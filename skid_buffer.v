==> flow/design.v <==
module skid_buffer (
	input   wire        clk,
	input   wire        reset,
	input   wire        i_valid_i,
	input   wire [7:0]  i_data_i,
	output  wire        i_ready_o,
	input   wire        e_ready_i,
	output  wire        e_valid_o,
	output  wire [7:0]  e_data_o
);
    parameter EMPTY = 0,
              HALF  = 1,
              FULL  = 2;
    reg  [2:0] state;          
    reg  [7:0] extra_buff;
    reg  e_ready_i_d1;
    assign e_data_o  = (state == EMPTY || state == HALF) ? i_data_i : extra_buff;
    assign e_valid_o = (i_valid_i || (state != EMPTY));
    assign i_ready_o = ((state == EMPTY) || e_ready_i_d1);    
    always @ (posedge clk or posedge reset) begin 
        if (reset) begin 
            extra_buff   <= 0;
            state        <= EMPTY;
            e_ready_i_d1 <= 0;
        end else begin 
            e_ready_i_d1 <= e_ready_i;
            case (state) 
            EMPTY: begin 
                if (i_valid_i && (!e_ready_i)) begin 
                    state <= HALF;
                end else begin 
                    state <= EMPTY;
                end 
                extra_buff <= i_data_i;
            end 
            HALF : begin
                if (i_valid_i && (!e_ready_i)) begin 
                    state <= FULL;
                end else if (e_ready_i) begin 
                    state <= EMPTY;
                end else begin 
                    state <= HALF;
                end 
                extra_buff <= i_data_i;
            end 
            FULL : begin
                if (e_ready_i) begin 
                    state <= HALF;
                    extra_buff <= i_data_i;
                end else begin 
                    state <= FULL;
                    extra_buff <= extra_buff;
                end 
            end 
            endcase
        end 
    end 
endmodule
From RTL to reports: skid_buffer
The steps from the RTL of skid_buffer to its reports follow in flow order. Line numbers count from 1 in the design file above. The mark - stands for no value.

Top: skid_buffer. Clock: clk. Cell library: sky130hd. Timing corner: tt_025C_1v80.

Word-level counts
Source: Yosys, flattened and elaborated, memories not mapped. Widths are those after wreduce. Registers that Yosys merges into a memory's read port (data or address) are not register bits. Print and check cells do not count. Equal cells are merged and count once.

For register bits the number is 12. The entry for cells after elaboration reads 25. The figure for output and inout bits is 10.

For reductions and logical operators the number is 11. The figure for equal/unequal tests is 3. The figure for mux-type cells is 8.

Operators with widths (number): case mux 8 bit (select 2 bit) (1); two-way mux 8 bit (2); case mux 3 bit (select 3 bit) (1); nonzero test 3 bit (2); two-way mux 2 bit (2); logical OR 1 bit (3); == test 3 x 1 -> 1 bit with constant B (1); == test 3 x 2 -> 1 bit with constant B (1); logical NOT 3 bit (1); != test 2 bit with constant B (1); AND reduction 2 bit (1); nonzero test 2 bit (1); OR reduction 2 bit (1); two-way mux 1 bit (2); logical AND 1 bit (1); logical NOT 1 bit (1).

Depth
Depth = most cells in a row (Yosys ltp): at word level without a register or memory, in the mapped netlist without a sequential cell, where the memories' decode and read muxes count.

The figure for depth in word-level cells is 4. Under ABC_AREA stands 0. The entry for gate-level depth with buffers reads 5. The entry for depth with buffers taken out reads 5.

After synthesis
Yosys stat after the flow's synthesis: flattened, memories mapped to cells. It holds for the ABC_AREA given above (unset counts as 0); a run with the other value may have another netlist.

Cell types: sky130_fd_sc_hd__dfrtp_1 (number 11, total area 275.264 um2); sky130_fd_sc_hd__mux2_2 (number 16, total area 180.173 um2); sky130_fd_sc_hd__ha_1 (number 4, total area 50.048 um2); sky130_fd_sc_hd__a21oi_4 (number 1, total area 16.266 um2); sky130_fd_sc_hd__inv_1 (number 4, total area 15.014 um2); sky130_fd_sc_hd__nand2_1 (number 4, total area 15.014 um2); sky130_fd_sc_hd__nand2b_1 (number 2, total area 12.512 um2); sky130_fd_sc_hd__nor2_4 (number 1, total area 11.261 um2); sky130_fd_sc_hd__o211a_1 (number 1, total area 10.01 um2); sky130_fd_sc_hd__a221oi_1 (number 1, total area 8.758 um2); sky130_fd_sc_hd__nor2_1 (number 2, total area 7.507 um2); sky130_fd_sc_hd__or2_2 (number 1, total area 6.256 um2); sky130_fd_sc_hd__a21oi_1 (number 1, total area 5.005 um2); sky130_fd_sc_hd__o21ai_0 (number 1, total area 5.005 um2).

The entry for buffers reads 0. Area of sequential cells: 275.3 um2. The figure for mapped cells is 50. Under flip-flop cells stands 11. For chip area (Yosys) the number is 618.1 um2.

Path before layout
Path of least setup slack by OpenSTA after synthesis, without wires, with an ideal clock, recovery checks aside; 20% of the period is set as input and as output delay. Where synthesis merged equal registers, the netlist keeps one of their names.

Path kind: reg2out. Start: reg state[0]. End: out e_data_o[0]. For external output delay the number is 0.368 ns. Under period stands 1.84 ns. The figure for driving pins on the path is 5. The figure for path delay is 1.238 ns. For data arrival time the number is 1.238 ns. Setup slack: 0.234 ns. For synthesis period reached the number is 1.606 ns.

"path delay" is the arrival time less input delay plus setup time. At an output port there is no setup time. "driving pins on the path": output pins that drive a net of the path, with the launching flip-flop's if there is one; two outputs of one cell count as two. "synthesis period reached" = period - worst setup slack (recovery checks aside). The figure is calculated, with input and output delays left at 20% of the set period. Between the ends stands the longest chain of elaborated cells between them, by number of cells; it is not shown to be the way that was timed. Of several equally long chains one is given. Each line given opens the expression or statement behind the cell; cells for indexed reads and writes are added by Yosys, which also makes memories of some case tables. At most two assigning lines are given for a register; there are more.

Path through: sky130_fd_sc_hd__dfrtp_1 sky130_fd_sc_hd__inv_1 sky130_fd_sc_hd__ha_1 sky130_fd_sc_hd__nor2_4 sky130_fd_sc_hd__mux2_2. The figure for length of the longest elaborated chain is 3. Under elaborated cells between the ends (all ways) stands 4.

Ends and longest elaborated chain, post-synthesis: start: declaration (RTL line 14) `reg  [2:0] state;`; start: assignment (RTL line 23) `state        <= EMPTY;`; start: assignment (RTL line 30) `state <= HALF;`; logical NOT 3 bit (RTL line 17) `assign e_data_o  = (state == EMPTY || state == HALF) ? i_data_i : extra_buff;`; logical OR 1 bit (RTL line 17); two-way mux 8 bit (RTL line 17); end: declaration (RTL line 9) `output wire [7:0] e_data_o`.

Timing after layout
Path of least setup slack in the final report of flow run A (OpenROAD, finished layout, wires in). Where an end is a register, its clock arrival counts in the times.

Path kind: reg2out. Start: reg state[0]. End: out e_data_o[5]. For external output delay the number is 0.37 ns. The figure for driving pins on the path is 8. Under period stands 1.85 ns. For data arrival time the number is 1.69 ns. Setup slack: -0.21 ns.

Between the ends stands the longest chain of elaborated cells between them, by number of cells; it is not shown to be the way that was timed. Of several equally long chains one is given. At most two assigning lines are given for a register; there are more.

Path through: sky130_fd_sc_hd__dfrtp_1 sky130_fd_sc_hd__inv_2 sky130_fd_sc_hd__ha_4 sky130_fd_sc_hd__nor2_4 sky130_fd_sc_hd__buf_6 sky130_fd_sc_hd__buf_6 sky130_fd_sc_hd__mux2_4 sky130_fd_sc_hd__buf_6. The figure for length of the longest elaborated chain is 3. Under elaborated cells between the ends (all ways) stands 4.

Ends and longest elaborated chain, after layout: start: declaration (RTL line 14) `reg  [2:0] state;`; start: assignment (RTL line 23) `state        <= EMPTY;`; start: assignment (RTL line 30) `state <= HALF;`; logical NOT 3 bit (RTL line 17) `assign e_data_o  = (state == EMPTY || state == HALF) ? i_data_i : extra_buff;`; logical OR 1 bit (RTL line 17); two-way mux 8 bit (RTL line 17); end: declaration (RTL line 9) `output wire [7:0] e_data_o`.

Lab notebook: skid_buffer

Record of 2 stored runs of the RTL-to-layout flow on skid_buffer, platform sky130hd. The runs are unordered. Constraints: input delay and output delay 20% of the set period each, output load 0.01 pF. "clock period reached": clock period set for the run, less the worst setup slack. It is reckoned from that one timing run; input and output delays stay at 20% of the period that was set.

Flow run A has these settings: period_ns 1.85; CORE_UTILIZATION 40; SETUP_SLACK_MARGIN 0.12; PLACE_DENSITY_LB_ADDON 0.29; CORE_ASPECT_RATIO 0.73; CORE_MARGIN 2; GPL_ROUTABILITY_DRIVEN 0; CTS_CLUSTER_DIAMETER 296; MAX_ROUTING_LAYER met4; CAP_MARGIN 20; SLEW_MARGIN 20. The cell area after synthesis stands at 618.1 um2. The measured die footprint is 1,879.6 um2. The utilization after layout comes to 75.3 %. For the worst setup slack after layout the run shows -0.211 ns. The clock period reached is 2.061 ns.

Flow run B has these settings: period_ns 2.21; CORE_UTILIZATION 25; SETUP_SLACK_MARGIN -0.19; PLACE_DENSITY_LB_ADDON 0.16; CORE_MARGIN 5; CELL_PAD_IN_SITES_DETAIL_PLACEMENT 1; TNS_END_PERCENT 45; CAP_MARGIN 25; SLEW_MARGIN 20. The cell area after synthesis stands at 618.1 um2. The measured die footprint is 3,566.5 um2. The utilization after layout comes to 39.6 %. For the worst setup slack after layout the run shows -0.058 ns. The clock period reached is 2.268 ns.
